==> flow/design.v <==
module sys_ctrl #(
  parameter IN_WIDTH = 16,
  parameter WIDTH = 8
) (
  input wire CLK_IN,    
  input wire RST_IN,  
  input wire full_flag,
  input wire error,  
  input wire [IN_WIDTH-1:0] Alu_Out,
  input wire Out_Valid,
  input wire [WIDTH-1:0] RX_P_DATA, 
  input wire RX_D_VLD,
  input wire [WIDTH-1:0] RdData,
  input wire RdData_Valid,
  output reg [3:0] ALU_FUN,
  output reg EN,
  output reg Gate_EN,
  output reg [3:0] Address,
  output reg WrEn,
  output reg RdEn,
  output reg [WIDTH-1:0] WrData,
  output reg [WIDTH-1:0] TX_P_DATA,
  output reg TX_D_VLD,
  output reg clk_div_en
);
typedef enum logic [3:0] {
    IDLE                      = 4'b0000,
    REG_FILE_WRITE            = 4'b0001,
    REG_FILE_READ             = 4'b0010,
    REG_FILE_WRITE_WAIT_ADDR  = 4'b0100,
    REG_FILE_WRITE_WAIT_DATA  = 4'b0101,
    REG_FILE_READ_WAIT_ADDR   = 4'b0110,
    ALU_OPER_W_OP             = 4'b0111,
    Write_OP_A                = 4'b1000,
    Write_OP_B                = 4'b1001,
    ALU_FUNC                  = 4'b1010,
    ALU_OPER_W_NOP            = 4'b1011,
    WRITE_LSB                 = 4'b1100,
    WRITE_MSB                 = 4'b1101
} states;
states current_state, next_state;
  reg [3:0] ALU_FUN_comb,Address_comb;
  reg EN_comb,WrEn_comb,RdEn_comb,TX_D_VLD_comb,clk_div_en_comb,Gate_EN_comb;
  reg [WIDTH-1:0] WrData_comb, TX_P_DATA_comb;
  reg is_ALU_operation,is_ALU_operation_seq,done,done_tx,op_A_flag,op_B_flag,op_A_flag_seq,op_B_flag_seq,done_func,done_lsb,done_MSB,done_write_data;
always @(posedge CLK_IN or negedge RST_IN) begin
  if (!RST_IN)
    begin
    current_state <= IDLE;
    ALU_FUN   <= 0;
    EN        <= 0 ;
    Address   <= 0;
    WrEn      <= 0;
    Gate_EN   <=0;
    RdEn      <= 0;
    clk_div_en <=1;
    WrData    <= 0;
    TX_P_DATA <= 0;
    TX_D_VLD  <= 0;
    op_B_flag_seq<=0;
    op_A_flag_seq<=0;
    is_ALU_operation_seq<=0;
  end
  else
    begin
    current_state <= next_state;
    ALU_FUN   <= ALU_FUN_comb;
    EN        <= EN_comb ;
    Address   <= Address_comb;
    WrEn      <= WrEn_comb;
    Gate_EN   <=Gate_EN_comb;
    RdEn      <= RdEn_comb;
    clk_div_en <=1;
    WrData    <= WrData_comb;
    TX_P_DATA <= TX_P_DATA_comb;
    TX_D_VLD  <= TX_D_VLD_comb;
    op_B_flag_seq<=op_B_flag;
    op_A_flag_seq<=op_A_flag;
    is_ALU_operation_seq<=is_ALU_operation;
  end
end
always @(*) begin
next_state=IDLE;
  case (current_state)
    IDLE: begin
        case (RX_P_DATA)
          8'hAA: next_state = REG_FILE_WRITE;
          8'hBB: next_state = REG_FILE_READ;
          8'hCC: next_state = ALU_OPER_W_OP;
          8'hDD: next_state = ALU_OPER_W_NOP;
          default: next_state = IDLE;
        endcase
      end
    REG_FILE_WRITE:begin
    if (!RX_D_VLD &!error)
        next_state =REG_FILE_WRITE;
      else if(error) 
        next_state = IDLE;
      else
        next_state = REG_FILE_WRITE_WAIT_ADDR;
    end
    REG_FILE_WRITE_WAIT_ADDR: begin
      if (!RX_D_VLD &!error)
        next_state = REG_FILE_WRITE_WAIT_ADDR;
      else if(error) 
        next_state = IDLE;
      else 
        next_state = REG_FILE_WRITE_WAIT_DATA;
    end
    REG_FILE_WRITE_WAIT_DATA: begin
      if (!RX_D_VLD &!error)
        next_state = REG_FILE_WRITE_WAIT_DATA;
        else if(is_ALU_operation & op_A_flag)
           next_state = Write_OP_B;
        else if(is_ALU_operation & op_B_flag)
           next_state =ALU_FUNC ;
         else
        next_state = IDLE;
    end
    REG_FILE_READ: begin
      if (!RX_D_VLD &!error)
        next_state = REG_FILE_READ;
        else if(error) 
        next_state = IDLE;
        else
        next_state = REG_FILE_READ_WAIT_ADDR;
    end
    REG_FILE_READ_WAIT_ADDR: begin
      if (!error &!done_tx)
        next_state = REG_FILE_READ_WAIT_ADDR;
        else if(done &!error) 
        next_state = IDLE;
        else if(error)
        next_state =IDLE;
    end
    ALU_OPER_W_OP: begin
      if(!error & !RX_D_VLD)
      next_state = ALU_OPER_W_OP;
      else if(error)
      next_state = IDLE;
    else
      next_state=Write_OP_A;
    end
    Write_OP_A: begin
      if (!RX_D_VLD &!error)
        next_state = REG_FILE_WRITE_WAIT_DATA;
      else if(error) 
        next_state = IDLE;
      else
        next_state = Write_OP_B;
    end
    Write_OP_B: begin
      if (!RX_D_VLD&!error)
        next_state = REG_FILE_WRITE_WAIT_DATA;
     else if(error) 
        next_state = IDLE;
     else
        next_state = ALU_FUNC;
    end
    ALU_FUNC: begin
        if(error) 
        next_state = IDLE;
      else if(!done_func)
        next_state = ALU_FUNC;
      else 
        next_state =WRITE_LSB ; 
    end
    WRITE_LSB:begin
      if(!error &!done_lsb)
        next_state =WRITE_LSB;
      else if(done &!error)
        next_state =WRITE_MSB;
      else
        next_state = IDLE;
      end
    WRITE_MSB:begin
       if(!error &!done_MSB)
        next_state =WRITE_MSB;
      else if(done &!error)
        next_state = IDLE;
      else
        next_state = IDLE;
      end      
    ALU_OPER_W_NOP: begin
      if(!error & !RX_D_VLD)
      next_state = ALU_OPER_W_NOP;
      else if(error)
      next_state = IDLE;
    else
      next_state=ALU_FUNC;
    end
    default: next_state = IDLE;
  endcase
end
  always @(*)
 begin
        ALU_FUN_comb   = ALU_FUN;
        EN_comb        = EN;
        Address_comb   = Address;
        WrEn_comb      = 1'b0;
        RdEn_comb      = 1'b0;
        WrData_comb    =WrData ;
        Gate_EN_comb   =Gate_EN;
        is_ALU_operation=is_ALU_operation_seq;
        done           =0;
        done_tx        =0;
        done_func      =0;
        done_lsb       =0;
        done_MSB       =0;
        TX_P_DATA_comb = TX_P_DATA;
        op_A_flag       =op_A_flag_seq;
        op_B_flag       =op_B_flag_seq;
        TX_D_VLD_comb  = 1'b0;
  case(current_state)
    IDLE:begin
        ALU_FUN_comb   = 4'b0000;
        EN_comb        = 0;
        Gate_EN_comb   =0;
        done_tx=0;
        Address_comb   = 4'b0000;
        WrEn_comb      = 1'b0;
        RdEn_comb      = 1'b0;
        WrData_comb    = 0;
        TX_P_DATA_comb = 0;
        op_B_flag      =0;
        op_A_flag      =0;
        done           =0;
        done_func      =0;
        done_lsb       =0;
        done_MSB       =0;   
        TX_D_VLD_comb  = 1'b0;
        is_ALU_operation=0;
       end
  REG_FILE_WRITE_WAIT_ADDR: begin
    if(!RX_D_VLD)
    Address_comb=RX_P_DATA;
      end
  REG_FILE_WRITE_WAIT_DATA:begin
    WrEn_comb=1;
    if(Address_comb!=0&&Address_comb!=1&&Address_comb!=2&&Address_comb!=3&&!is_ALU_operation &&!RX_D_VLD)
    WrData_comb=RX_P_DATA;
    else if(!RX_D_VLD&is_ALU_operation)
    WrData_comb=RX_P_DATA; 
     end
  REG_FILE_READ_WAIT_ADDR:begin
    RdEn_comb=1;
    if(!RX_D_VLD)
    Address_comb=RX_P_DATA;
    if(RdData_Valid)
      begin
      TX_P_DATA_comb=RdData;
      if(TX_P_DATA_comb!=0)
      done_tx=1;
    else
     done_tx=0;
      end
      if(!full_flag &done_tx)
       begin
        done=1;
        TX_D_VLD_comb=1;
         end 
      end
  ALU_OPER_W_OP:begin
        is_ALU_operation=1;
      end
    Write_OP_A: begin
       Address_comb=0;
       is_ALU_operation=1;
       op_A_flag=1;
    end
    Write_OP_B: begin
    op_A_flag=0;       
     Address_comb=1;
     is_ALU_operation=1;
     op_B_flag=1;
    end
     WRITE_LSB: begin
       op_B_flag=0;
       is_ALU_operation=1;
      if(Out_Valid &!done_lsb)
        begin
       TX_P_DATA_comb=Alu_Out[7:0];
       done_lsb=1;
        end 
        if(!full_flag &done_lsb)
       begin
        done=1;
        TX_D_VLD_comb=1;
         end 
    end
    WRITE_MSB: begin
      is_ALU_operation=0;
      if(Out_Valid &!done_MSB)
        begin
       TX_P_DATA_comb=Alu_Out[15:8];
       done_MSB=1;
        end 
        if(!full_flag &done_MSB)
       begin
        done=1;
        TX_D_VLD_comb=1; 
         end 
     end
    ALU_FUNC: begin
      ALU_FUN_comb=RX_P_DATA;
      EN_comb=1;
      Gate_EN_comb=1;
      is_ALU_operation=1;
      if(!done_func)
        begin
          ALU_FUN_comb=RX_P_DATA;
          done_func=1;
        end
    end
 ALU_OPER_W_NOP:begin
   is_ALU_operation=1;
   Gate_EN_comb=1;
      end
    endcase
  end
endmodule
### Tool chain data of sys_ctrl

What the tools print for sys_ctrl, step after step.
Lines are those of the file above, counted from 1.
Operators carry their Yosys type and port widths (W data, S select, Z words).
Cell names lack the library's common part.
Not given: --

* top module: sys_ctrl
* clock: CLK_IN
* standard-cell library: sky130hd
* timing corner: tt_025C_1v80

### Word level

Source: Yosys, flattened and elaborated, memories not mapped. Widths are those after wreduce. Registers that Yosys merges into a memory's read port (data or address) are not register bits. Print and check cells do not count. Equal cells are merged and count once.

* register bits: 36
* cells after elaboration: 133

* equality and inequality tests: 24
* multiplexer cells: 55
* bitwise logic cells: 11
* reductions and logical operators: 30

Operator list (number)
* $mux W4: 15
* $pmux W4 S13: 1
* $mux W8: 5
* $eq A8 B8 Y1 const B: 4
* $pmux W8 S4: 1
* $eq A4 B4 Y1 const B: 6
* $mux W3: 8
* $eq A4 B3 Y1 const B: 4
* $pmux W8 S2: 1
* $pmux W4 S4: 1
* $mux W1: 15
* $reduce_or A2 Y1: 6
* $reduce_bool A4 Y1: 3
* $pmux W4 S3: 1
* $and A1 B1 Y1: 11
* $pmux W1 S2: 5
* $ne A2 B2 Y1 const B: 4
* $ne A4 B2 Y1 const B: 2
* $reduce_bool A8 Y1: 1
* $pmux W4 S2: 1
* $logic_not A1 Y1: 7
* $reduce_bool A2 Y1: 3
* $reduce_or A6 Y1: 1
* $logic_and A1 B1 Y1: 5
* $reduce_and A2 Y1: 2
* $eq A4 B1 Y1 const B: 1
* $ne A4 B1 Y1 const B: 1
* $eq A4 B2 Y1 const B: 1

Other operator kinds: 4; their cells: 4.

### Depth

Longest topological path by Yosys (ltp), each cell counted once; first at word level (registers and memories cut), then after technology mapping (sequential cells cut; the memories' decode and read muxes count).

* word-level depth: 11
* ABC_AREA: 0
* mapped depth: 6
* mapped depth without buffers: 4

### Synthesis result

Yosys stat after the flow's synthesis: flattened, memories mapped to cells. It holds for the ABC_AREA given above (unset counts as 0); a run with the other value may have another netlist.

Cell types (number)
* dfrtp_1: 44
* nand2_1: 31
* a22o_1: 11
* o21ai_0: 18
* a222oi_1: 8
* nor2_1: 16
* dfstp_2: 1
* a21oi_1: 5
* a21o_1: 3
* buf_6: 2
* mux2i_1: 2
* nor4bb_1: 2
* inv_1: 5
* nor4_1: 3
* o2111ai_1: 2
* buf_2: 3
* clkbuf_1: 4
* nand3_1: 3

Other cell types: 22; their cells: 27.

* cell count: 190
* mapped area: 1983.2 µm²
* flip-flop cells: 45

### Worst setup path after synthesis

Path of least setup slack by OpenSTA after synthesis, without wires, with an ideal clock, recovery checks aside; 20% of the period is set as input and as output delay. Where synthesis merged equal registers, the netlist keeps one of their names.

* path type: flip-flop to flip-flop
* start: reg current_state
* end: reg TX_P_DATA[6]
* period: 1430 ps
* arrival time: 1282 ps
* data required time: 1299 ps
* path slack: 17 ps
* delay of the path: 1413 ps
* stages on the path: 5
* buffers on the path: 1
* synthesis period reached: 1413 ps

"delay of the path" is the arrival time less input delay plus setup time.
"stages on the path" counts driving pins, that of a launching flip-flop among them; a cell with two outputs on the path counts twice.
"synthesis period reached" is the clock period less the worst setup slack; recovery checks do not enter. This is arithmetic on one report: input and output delays are still those of the set period (20% each).
An end named without its bit number is one bit of that signal or, where synthesis recoded a state register, one of its new flip-flops.

* path through: dfrtp_1 > or4_1 > o221ai_2 > buf_6 > o21ai_0

RTL lines, path post-synthesis
* from (decl): line 41 `states current_state, next_state;`
* from (assign): line 49 `current_state <= IDLE;`
* from (assign): line 66 `current_state <= next_state;`
* to (assign): line 58 `TX_P_DATA <= 0;`
* to (assign): line 75 `TX_P_DATA <= TX_P_DATA_comb;`
* to (decl): line 22 `output reg [WIDTH-1:0] TX_P_DATA,`

No chain of elaborated cells between the ends is given.

Design sys_ctrl on sky130hd. What follows are 2 stored runs of the flow, each under its own settings; their order means nothing. The constraints put input and output delay at 20% of the set period each and load the outputs with 0.01 pF.

### Run A

==> flow/run.sh <==
#!/bin/bash
# the make line also repeats the synthesis and layout settings of config.mk as NAME=value (left out here)
make -C /OpenROAD-flow-scripts/flow DESIGN_CONFIG=/design/flow/config.mk WORK_HOME=/design/flow/orfs CLKGATE_MAP_FILE= finish
==> flow/config.mk <==
export PLATFORM = sky130hd
export DESIGN_NAME = sys_ctrl
export DESIGN_NICKNAME = sys_ctrl
export VERILOG_FILES = /design/flow/design.v
export SDC_FILE = /design/flow/constraint.sdc
export NUM_CORES = 4
export LEC_CHECK = 0
export CAP_MARGIN = 30
export CELL_PAD_IN_SITES_DETAIL_PLACEMENT = 2
export CELL_PAD_IN_SITES_GLOBAL_PLACEMENT = 0
export CORE_MARGIN = 4
export CORE_UTILIZATION = 68
export CTS_CLUSTER_SIZE = 87
export GPL_ROUTABILITY_DRIVEN = 0
export GPL_TIMING_DRIVEN = 0
export MIN_ROUTING_LAYER = met1
export PLACE_DENSITY_LB_ADDON = 0.18
export SETUP_SLACK_MARGIN = 0.23
export SLEW_MARGIN = 20
==> flow/constraint.sdc <==
create_clock -name core_clock -period 1.77 [get_ports {CLK_IN}]
set_input_delay 0.3540 -clock core_clock [delete_from_list [all_inputs] [get_ports {CLK_IN}]]
set_output_delay 0.3540 -clock core_clock [all_outputs]
set_load 0.01 [all_outputs]

Outcome of run A: incomplete, placement halted on FLW-0024

### Run B

==> flow/run.sh <==
#!/bin/bash
# the make line also repeats the synthesis and layout settings of config.mk as NAME=value (left out here)
make -C /OpenROAD-flow-scripts/flow DESIGN_CONFIG=/design/flow/config.mk WORK_HOME=/design/flow/orfs CLKGATE_MAP_FILE= finish
==> flow/config.mk <==
export PLATFORM = sky130hd
export DESIGN_NAME = sys_ctrl
export DESIGN_NICKNAME = sys_ctrl
export VERILOG_FILES = /design/flow/design.v
export SDC_FILE = /design/flow/constraint.sdc
export NUM_CORES = 4
export LEC_CHECK = 0
export CAP_MARGIN = 25
export CELL_PAD_IN_SITES_GLOBAL_PLACEMENT = 2
export CORE_MARGIN = 2
export CORE_UTILIZATION = 54
export MIN_ROUTING_LAYER = met1
export PLACE_DENSITY = 0.52
export SETUP_SLACK_MARGIN = 0.33
export SLEW_MARGIN = 40
==> flow/constraint.sdc <==
create_clock -name core_clock -period 1.34 [get_ports {CLK_IN}]
set_input_delay 0.2680 -clock core_clock [delete_from_list [all_inputs] [get_ports {CLK_IN}]]
set_output_delay 0.2680 -clock core_clock [all_outputs]
set_load 0.01 [all_outputs]

Outcome of run B: incomplete, placement halted on GPL-0301
