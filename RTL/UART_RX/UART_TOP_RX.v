==> flow/design.v <==
module FSM (
  input wire CLK,
  input wire RST, 
  input wire RX_IN,
  input wire PAR_EN,
  input wire [5:0] edge_cnt,
  input wire [3:0] bit_cnt,
  input wire par_err,
  input wire strt_glitch,
  input wire stp_err,
  input wire [5:0] PRESCALE,
  output reg data_samp_en,
  output reg enable,
  output reg deser_en,
  output reg par_chk_en,
  output reg stp_chk_en,
  output reg strt_chk_en,
  output reg data_valid
  );
localparam  [2:0]    IDLE = 3'b000,
                     START = 3'b001,
                     DATA = 3'b010,
                     PARITY=3'b011,
                     STOP=3'b100;
reg    [2:0]         current_state,
                     next_state ; 
always @(posedge CLK or negedge RST)
 begin
  if(!RST)
   begin
     current_state <= IDLE ;
   end
  else
   begin
     current_state <= next_state ;
   end
 end
always @(*)
 begin
  case(current_state)
  IDLE     :  begin
            if (RX_IN == 1'b0 && !strt_glitch) begin
              next_state = START;
               end else begin
              next_state = IDLE;          		  
             end
             end
  START       :  begin
                if(strt_glitch==1'b1)
                  next_state = IDLE;
                else if(bit_cnt >= 4'b0010 && bit_cnt <= 4'b1001)
                  next_state = DATA;
                else
                  next_state = START ;
                end              
   DATA: begin
           if (bit_cnt == 4'b1010) 
           begin
             next_state = (PAR_EN) ? PARITY : STOP;
          end 
          else 
          begin
           next_state = DATA;
         end
          end
	 PARITY     : begin
                if(bit_cnt==4'b1011)
                  next_state = STOP;
                else
                  next_state = PARITY;
                end    
   STOP      : begin
                if(bit_cnt==4'b1011 && edge_cnt==PRESCALE  && PAR_EN)
                  next_state = IDLE;
                else if(bit_cnt==4'b1010 && PAR_EN==1'b0 && edge_cnt==PRESCALE)
                  next_state = IDLE;  
                else
                  next_state = STOP;
                end                        
  default :   next_state = IDLE ;		 
  endcase
  end
always @(*)
 begin
   data_samp_en = 1'b0;
   enable = 1'b0;
   deser_en = 1'b0;
   par_chk_en = 1'b0;
   stp_chk_en = 1'b0;
   strt_chk_en = 1'b0;
  data_valid = 1'b0;
  case(current_state)
  IDLE     : begin
                deser_en = 1'b0;
                par_chk_en = 1'b0;
                stp_chk_en = 1'b0;
                strt_chk_en = 1'b0;
                data_valid = 1'b0; 
                 enable = 1'b0;
                 data_samp_en = 1'b0; 
                if(RX_IN==1'b0 && !strt_glitch)
                  begin
                 enable = 1'b1;
                 data_samp_en = 1'b1;
                 data_valid=1'b0;
                  end
             else if (strt_glitch)
                 begin
                 enable = 1'b0;
                 data_samp_en = 1'b0;
                 data_valid=1'b0; 
                end   	  
             end
  START       :  begin
                 enable = 1'b1;
                 data_samp_en = 1'b1;
                 strt_chk_en=1'b1; 
                end         
  DATA      : begin
                 enable = 1'b1;
                 data_samp_en = 1'b1;
               if(strt_glitch==1'b0 && edge_cnt>=(PRESCALE/2)+1 && edge_cnt<=PRESCALE )
                  deser_en=1'b1;
                end               
	 PARITY     : begin
	               deser_en=1'b0;
	               enable = 1'b1;
                 data_samp_en = 1'b1;
                 par_chk_en = 1'b1;
                end    
   STOP      : begin
                 stp_chk_en = 1'b1;
                 deser_en=1'b0;
                 enable = 1'b1;
                 data_samp_en = 1'b1;
                if(stp_err==0 && par_err==0 && edge_cnt==PRESCALE)
                  begin
                 data_valid = 1'b1;                   
                  end 
                else if(stp_err==1 || par_err==1 && edge_cnt==PRESCALE)
                  begin
                  enable = 1'b0;
                 data_samp_en = 1'b0;
                 end
                end  
  default : 
  begin
  data_samp_en = 1'b0;
   enable = 1'b0;
   deser_en = 1'b0;
   par_chk_en = 1'b0;
   stp_chk_en = 1'b0;
   strt_chk_en = 1'b0;
  data_valid = 1'b0; 
  end  		 
  endcase
  end
endmodule
module Parity_check(
  input wire CLK,              
  input wire RST,
  input wire PAR_TYP,
  input wire  sampled_bit,
  input wire [5:0] PRESCALE,
  input wire [5:0] edge_cnt,
  input wire par_chk_en,
  input wire [7:0] P_data,
  output reg par_err
  );
 wire PAR_bit;
  assign PAR_bit=(PAR_TYP) ? (~^P_data) : (^P_data);
  always @(posedge CLK or negedge RST) 
 begin
    if (!RST) 
    begin
      par_err<=1'b0;
    end
    else if(par_chk_en && edge_cnt==PRESCALE)
      begin
        if(sampled_bit==PAR_bit)
         par_err<=1'b0;
        else
         par_err<=1'b1;
        end
    end
  endmodule
module UART_TOP_RX(
  input wire RX_IN,
  input wire [5:0] PRESCALE,
  input wire PAR_EN,
  input wire PAR_TYP,
  input wire CLK,
  input wire RST,
  output wire [7:0] P_data,
  output wire data_valid,
  output wire par_err,
  output wire stp_err
  );
  wire data_samp_en;
  wire enable;
  wire deser_en;
  wire par_chk_en;
  wire stp_chk_en;
  wire strt_chk_en;
  wire sampled_bit;
  wire [5:0] edge_cnt;
  wire [3:0] bit_cnt;
  wire strt_glitch;
  FSM FSMO_U0 (
  .CLK(CLK),
  .RST(RST), 
  .RX_IN(RX_IN),
  .PAR_EN(PAR_EN),
  .edge_cnt(edge_cnt),
  .bit_cnt(bit_cnt),
  .par_err(par_err),
  .strt_glitch(strt_glitch),
  .stp_err(stp_err),
  .PRESCALE(PRESCALE),
  .data_samp_en(data_samp_en),
  .enable(enable),
  .deser_en(deser_en),
  .par_chk_en(par_chk_en),
  .stp_chk_en(stp_chk_en),
  .strt_chk_en(strt_chk_en),
  .data_valid(data_valid)
  );
  data_sampling data_sampling_U0(
  .CLK(CLK),
  .RST(RST),    
  .PRESCALE(PRESCALE),
  .RX_IN(RX_IN),
  .edge_cnt(edge_cnt),
  .sampled_bit(sampled_bit),
  .data_samp_en(data_samp_en)
  );
  edge_bit_count edge_bit_count_U0(
  .CLK(CLK),
  .RST(RST),    
  .PRESCALE(PRESCALE),
  .enable(enable),
  .PAR_EN(PAR_EN),
  .edge_cnt(edge_cnt),
  .bit_cnt(bit_cnt)
);
deserializer deserializer_U0(
  .CLK(CLK),
  .RST(RST),         
  .sampled_bit(sampled_bit),     
  .deser_en(deser_en),
  .PRESCALE(PRESCALE),
  .edge_cnt(edge_cnt),
  .P_data(P_data) 
);
Parity_check Parity_check_UO(
  .CLK(CLK),
  .RST(RST),         
  .sampled_bit(sampled_bit),  
  .PAR_TYP(PAR_TYP),
  .par_chk_en(par_chk_en),
  .PRESCALE(PRESCALE),
  .edge_cnt(edge_cnt),
  .par_err(par_err),
  .P_data(P_data)
  );
 stop_check stop_check_U0(
  .CLK(CLK),
  .RST(RST),         
  .sampled_bit(sampled_bit),  
  .stp_chk_en(stp_chk_en),
  .edge_cnt(edge_cnt),
  .PRESCALE(PRESCALE),
  .stp_err(stp_err)
  );
  strt_check strt_check_U0(
  .CLK(CLK),
  .RST(RST),         
  .sampled_bit(sampled_bit),
  .PRESCALE(PRESCALE),
  .edge_cnt(edge_cnt),  
  .strt_chk_en(strt_chk_en),
  .strt_glitch(strt_glitch)
  );
endmodule  
module data_sampling (
  input wire CLK,              
  input wire RST,             
  input wire [5:0] PRESCALE,
  input wire data_samp_en,
  input wire RX_IN,
  input wire [5:0] edge_cnt,
  output reg sampled_bit
);
localparam  [1:0]    PRES8 = 2'b00,
                     PRES16 = 2'b01,
                     PRES32 = 2'b10;
reg [1:0]  current_PRESCALE;                     
reg [2:0]  samples;            
reg        sample_ready;       
always @(posedge CLK or negedge RST  ) 
begin
  if (!RST) 
  begin
    sampled_bit <= 1'b0;
    samples <= 3'b000;
    sample_ready <= 1'b0;
  end 
    else if (!data_samp_en)
  begin
    samples <= 3'b000;
    sample_ready <= 1'b0;
  end
  else if (data_samp_en && sample_ready)
  begin
    sampled_bit <= (samples[0] & samples[1]) | (samples[1] & samples[2]) | (samples[2] & samples[0]);
    sample_ready <= 1'b0;  
  end
  else 
  begin
    case (current_PRESCALE)
      PRES8: begin
        if(edge_cnt == 6'd3) samples[0] <= RX_IN; 
        if(edge_cnt == 6'd4) samples[1] <= RX_IN;
        if(edge_cnt == 6'd5) 
        begin
          samples[2] <= RX_IN;
          sample_ready <= 1'b1;
        end
      end
      PRES16: begin
        if(edge_cnt == 6'd7) samples[0] <= RX_IN; 
        if(edge_cnt == 6'd8) samples[1] <= RX_IN;
        if(edge_cnt == 6'd9) 
        begin
          samples[2] <= RX_IN;
          sample_ready <= 1'b1;
        end
      end
      PRES32: begin
        if(edge_cnt == 6'd15) samples[0] <= RX_IN; 
        if(edge_cnt == 6'd16) samples[1] <= RX_IN;
        if(edge_cnt == 6'd17) 
        begin
          samples[2] <= RX_IN;
          sample_ready <= 1'b1;
        end
      end
      default: begin
        samples <= 3'b000;
        sample_ready <= 1'b0;
      end
    endcase
  end
end
always @(*) 
begin
  case (PRESCALE)
    6'd8: current_PRESCALE = PRES8;
    6'd16: current_PRESCALE = PRES16;
    6'd32: current_PRESCALE = PRES32;
    default: current_PRESCALE = PRES8;  
  endcase
end
endmodule
module deserializer(
  input wire CLK,            
  input wire RST,            
  input wire sampled_bit,      
  input wire deser_en,
  input wire [5:0] edge_cnt,
  input wire [5:0] PRESCALE,
  output wire [7:0] P_data   
);
reg [7:0] shift_reg;   
always @(posedge CLK or negedge RST) begin
  if (!RST) begin
    shift_reg <= 8'd0;   
  end 
  else if (deser_en && edge_cnt==PRESCALE)
  begin
    shift_reg <= {sampled_bit, shift_reg[7:1]};
  end
end
assign P_data = shift_reg;
endmodule
module edge_bit_count (
  input wire CLK,              
  input wire RST,             
  input wire [5:0] PRESCALE,
  input wire enable,
  input wire PAR_EN,
  output reg [5:0] edge_cnt,
  output reg [3:0] bit_cnt
);
always @(posedge CLK or negedge RST) 
begin
  if (!RST) begin
    edge_cnt <= 6'd0;
    bit_cnt <= 4'b0000;
  end 
  else if (enable)
   begin
    edge_cnt <= edge_cnt + 6'd1;  
    if (edge_cnt == PRESCALE || edge_cnt==6'd0) 
    begin
      bit_cnt <= bit_cnt + 4'd1;  
    end 
    if( edge_cnt == PRESCALE)
    begin        
     edge_cnt<=6'd1;
     end
  end
   else
       begin
       bit_cnt <=4'd0;  
       edge_cnt<=6'd0;
     end
end
endmodule
module stop_check(
  input wire CLK,              
  input wire RST,
  input wire  sampled_bit,
  input wire stp_chk_en,
  input wire [5:0] PRESCALE,
 input wire [5:0] edge_cnt,
  output reg stp_err
  );
  always @(posedge CLK or negedge RST) 
 begin
    if (!RST) 
    begin
      stp_err<=1'b0;
    end
    else if(stp_chk_en && edge_cnt==PRESCALE-1)
      begin
        if(sampled_bit==1'b1)
         stp_err<=1'b0;
        else
         stp_err<=1'b1;
        end
    end
  endmodule
module strt_check(
  input wire CLK,              
  input wire RST,
  input wire  sampled_bit,
  input wire [5:0] edge_cnt,
  input wire [5:0] PRESCALE,
  input wire strt_chk_en,
  output reg strt_glitch
  );
  always @(posedge CLK or negedge RST) 
 begin
    if (!RST) 
    begin
      strt_glitch<=1'b0;
    end
    else if(strt_chk_en && edge_cnt==PRESCALE)
      begin
        if(sampled_bit==1'b0)
          strt_glitch<=1'b0;
        else
          strt_glitch<=1'b1;
        end
    end
  endmodule
======== Step by step through the tools: UART_TOP_RX ========
Tool output for the design above, in the order of the flow.
Line numbers count from 1 in the design file above.
Cell names lack the library's common part.
Not given: --
inputs
  design top .............................. UART_TOP_RX
  clock ................................... CLK
  cell library ............................ sky130hd
  library corner .......................... tt_025C_1v80

======== After elaboration ========
Source: Yosys, flattened and elaborated, memories not mapped. Widths are those after wreduce. Registers that Yosys merges into a memory's read port (data or address) are not register bits. Print and check cells do not count.
operators by class
  order comparisons ....................... 4
  eq/ne operators ......................... 36
  reduce/logical cells .................... 30
  $add $sub $neg .......................... 4
  bitwise logic cells ..................... 10
  multiplexer cells ....................... 53
operators by type and width
  operator                                     count
  2-to-1 mux 1 bit                             35
  greater-or-equal comparator 6 x 32 -> 1 bit  1
  == test 6 x 32 -> 1 bit                      1
  != test 3 x 2 -> 1 bit with constant B       9
  == test 6 x 3 -> 1 bit with constant B       3
  == test 6 x 4 -> 1 bit with constant B       3
  == test 6 x 5 -> 1 bit with constant B       3
  2-to-1 mux 3 bit                             6
  logical AND 1 bit                            16
  parallel mux 3 bit (select 5 bit)            1
  parallel mux 1 bit (select 3 bit)            5
  != test 4 x 2 -> 1 bit with constant B       3
  AND reduction 4 bit                          3
  2-to-1 mux 6 bit                             2
  == test 4 bit with constant B                2
  XNOR reduction 8 bit                         1
  XOR reduction 8 bit                          1
  2-to-1 mux 4 bit                             2
  subtractor 6 x 1 -> 7 bit with constant B    1
  == test 3 x 2 -> 1 bit with constant B       2
  adder 5 x 1 -> 6 bit with constant B         1
  adder 6 x 1 -> 6 bit with constant B         1
  == test 6 x 2 -> 1 bit with constant B       1
  less-or-equal comparator 6 bit               1
  == test 6 bit                                1
  == test 6 bit with constant B                1
  zero test 6 bit                              1
  inverter 1 bit                               5
Other operator kinds: 21; their cells: 25.
storage and ports
  cells after elaboration ................. 149
  input port bits ......................... 11
  output and inout port bits .............. 11
  register bits ........................... 29

======== Depth ========
Longest topological path by Yosys (ltp), each cell counted once; first at word level (registers and memories cut), then after technology mapping (sequential cells cut; the memories' decode and read muxes count).
depth
  word-level depth ........................ 9
  ABC_AREA ................................ 1
  gate-level depth with buffers ........... 14
  depth with buffers taken out ............ 12

======== Netlist ========
Yosys stat after the flow's synthesis: flattened, memories mapped to cells. It holds for the ABC_AREA given above (unset counts as 0); a run with the other value may have another netlist.
The area totals of this step are shown rounded.
cell types
  type     count
  dfrtp_1  30
  ha_1     23
  nand2_1  65
  nand3_1  38
  inv_1    33
  nor2_1   29
  xnor2_1  10
  xor2_1   10
  o21ai_0  14
  a21oi_1  9
  nand4_1  5
  dfstp_2  1
  nor3_1   5
  nand2_2  3
  a21oi_4  1
  nor3_4   1
  nor4_1   2
  buf_6    1
Not listed: further types 12, cells in them 15.
synthesis totals
  mapped area ............................. 2300 um2
  flip-flop cells ......................... 31
  standard cells after synthesis .......... 295
  buffer cells ............................ 3

======== Worst setup path after synthesis ========
Source: OpenSTA report_checks on the synthesized netlist (no wires, ideal clock, input and output delay 20% of the period each), path of least setup slack; recovery checks are left aside. Register names are those of the netlist, which keeps one name where synthesis merged equal registers.
timing path after synthesis
  path type ............................... input-to-output
  start ................................... input port PRESCALE[3]
  end ..................................... output port data_valid
  stages on the path ...................... 7
  buffers on the path ..................... 1
  time at the first pin ................... 606 ps
  input delay ............................. 606 ps
  period .................................. 3030 ps
  output delay ............................ 606 ps
  delay of the path ....................... 1157 ps
  data arrival time ....................... 1763 ps
  data required time ...................... 2424 ps
  path slack .............................. 661 ps
  synthesis period reached ................ 2369 ps
"delay of the path" is the arrival time less input delay plus setup time.
At an output port there is no setup time.
"stages on the path" counts driving pins, that of a launching flip-flop among them; a cell with two outputs on the path counts twice.
"synthesis period reached" = period - worst setup slack (recovery checks aside). The figure is calculated, with input and output delays left at 20% of the set period.
Between the ends stands the longest chain of elaborated cells between them, by number of cells; it is not shown to be the way that was timed. Of several equally long chains one is given.
Each line given opens the expression or statement behind the cell; cells for indexed reads and writes are added by Yosys, which also makes memories of some case tables.
between the ends, after synthesis
  cells stage by stage .................... clkbuf_2 > inv_1 > ha_1 > nand2_1 > nor2_1 > nand2_2 > nor4_1
  cells in the longest elaborated chain ... 4
RTL lines, path after synthesis
  item               line  source
  start, declared    189   input wire [5:0] PRESCALE,
  == test 6 bit      136   if(stp_err==0 && par_err==0 && edge_cnt==PRESCALE)
  logical AND 1 bit  136
  2-to-1 mux 1 bit   136
  2-to-1 mux 1 bit   92    case(current_state)
  end, declared      195   output wire data_valid,

======== Worst path after layout ========
Path of least setup slack in the final report of run 1 (OpenROAD, finished layout, wires in). Where an end is a register, its clock arrival counts in the times.
The report prints the path's times to 10 ps; the period is as set.
timing path post-layout
  path type ............................... reg-to-output
  start ................................... register edge_bit_count_U0.edge_cnt[2]
  end ..................................... output port data_valid
  stages on the path ...................... 7
  output delay ............................ 350 ps
  period .................................. 1760 ps
  data required time ...................... 1410 ps
  time at the first pin ................... 280 ps
  data arrival time ....................... 1540 ps
  buffers on the path ..................... 1
  path slack .............................. -130 ps
Between the ends stands the longest chain of elaborated cells between them, by number of cells; it is not shown to be the way that was timed. Of several equally long chains one is given.
A register here has more assigning lines than the two given.
between the ends, post-layout
  cells stage by stage .................... dfrtp_1 > ha_1 > nand2_1 > nor2_2 > nand2_2 > nor4_2 > buf_2
  cells in the longest elaborated chain ... 4
RTL lines, path post-layout
  item               line  source
  start, declared    392   output reg [5:0] edge_cnt,
  start, assigned    398   edge_cnt <= 6'd0;
  start, assigned    403   edge_cnt <= edge_cnt + 6'd1;
  == test 6 bit      136   if(stp_err==0 && par_err==0 && edge_cnt==PRESCALE)
  logical AND 1 bit  136
  2-to-1 mux 1 bit   136
  2-to-1 mux 1 bit   92    case(current_state)
  end, declared      195   output wire data_valid,

==> results <==
Design UART_TOP_RX on sky130hd. What follows are 2 stored runs of the flow, each under its own settings; their order means nothing. The constraints put input and output delay at 20% of the set period each and load the outputs with 0.01 pF.
"clock period reached": clock period set for the run, less the worst setup slack. It is reckoned from that one timing run; input and output delays stay at 20% of the period that was set.
"critical path time": the worst setup path's part of the clock period (all of it between registers, 20% less for each end at a port) less its slack. A launch clock that arrives late makes it longer, a capture clock that arrives late makes it shorter.
"total power of the final layout" rests on the timing tool's default activity at the inputs, not on a simulated workload.
"critical path time" is given in steps of 10 ps.
Values from the reports are rounded here.

---- run 1 ----
settings
  period_ns = 1.76
  CORE_UTILIZATION = 27
  PLACE_DENSITY_LB_ADDON = 0.04
  CORE_MARGIN = 5
  ABC_AREA = 1
  GPL_ROUTABILITY_DRIVEN = 1
  CTS_CLUSTER_SIZE = 14
  CAP_MARGIN = 20
  SLEW_MARGIN = 20
results
  total power of the final layout ......... 4.6 mW
  standard-cell area after routing ........ 3600 um2
  worst setup slack after layout .......... -130 ps
  setup total negative slack .............. -570 ps
  die footprint ........................... 10000 um2
  clock period reached .................... 1891 ps
  critical path time ...................... 1540 ps
  type of the worst setup path ............ reg-to-output
  utilization after layout ................ 0.44
  synthesis area .......................... 2300 um2

---- run 2 ----
settings
  period_ns = 2.21
  CORE_UTILIZATION = 24
  PLACE_DENSITY = 0.4
  CORE_MARGIN = 8
  CELL_PAD_IN_SITES_DETAIL_PLACEMENT = 2
  ABC_AREA = 1
  CAP_MARGIN = 25
  SLEW_MARGIN = 20
results
  total power of the final layout ......... 3.0 mW
  standard-cell area after routing ........ 3000 um2
  worst setup slack after layout .......... 160 ps
  setup total negative slack .............. 0 ps
  die footprint ........................... 13000 um2
  clock period reached .................... 2050 ps
  critical path time ...................... 1170 ps
  type of the worst setup path ............ input-to-output
  utilization after layout ................ 0.32
  synthesis area .......................... 2300 um2
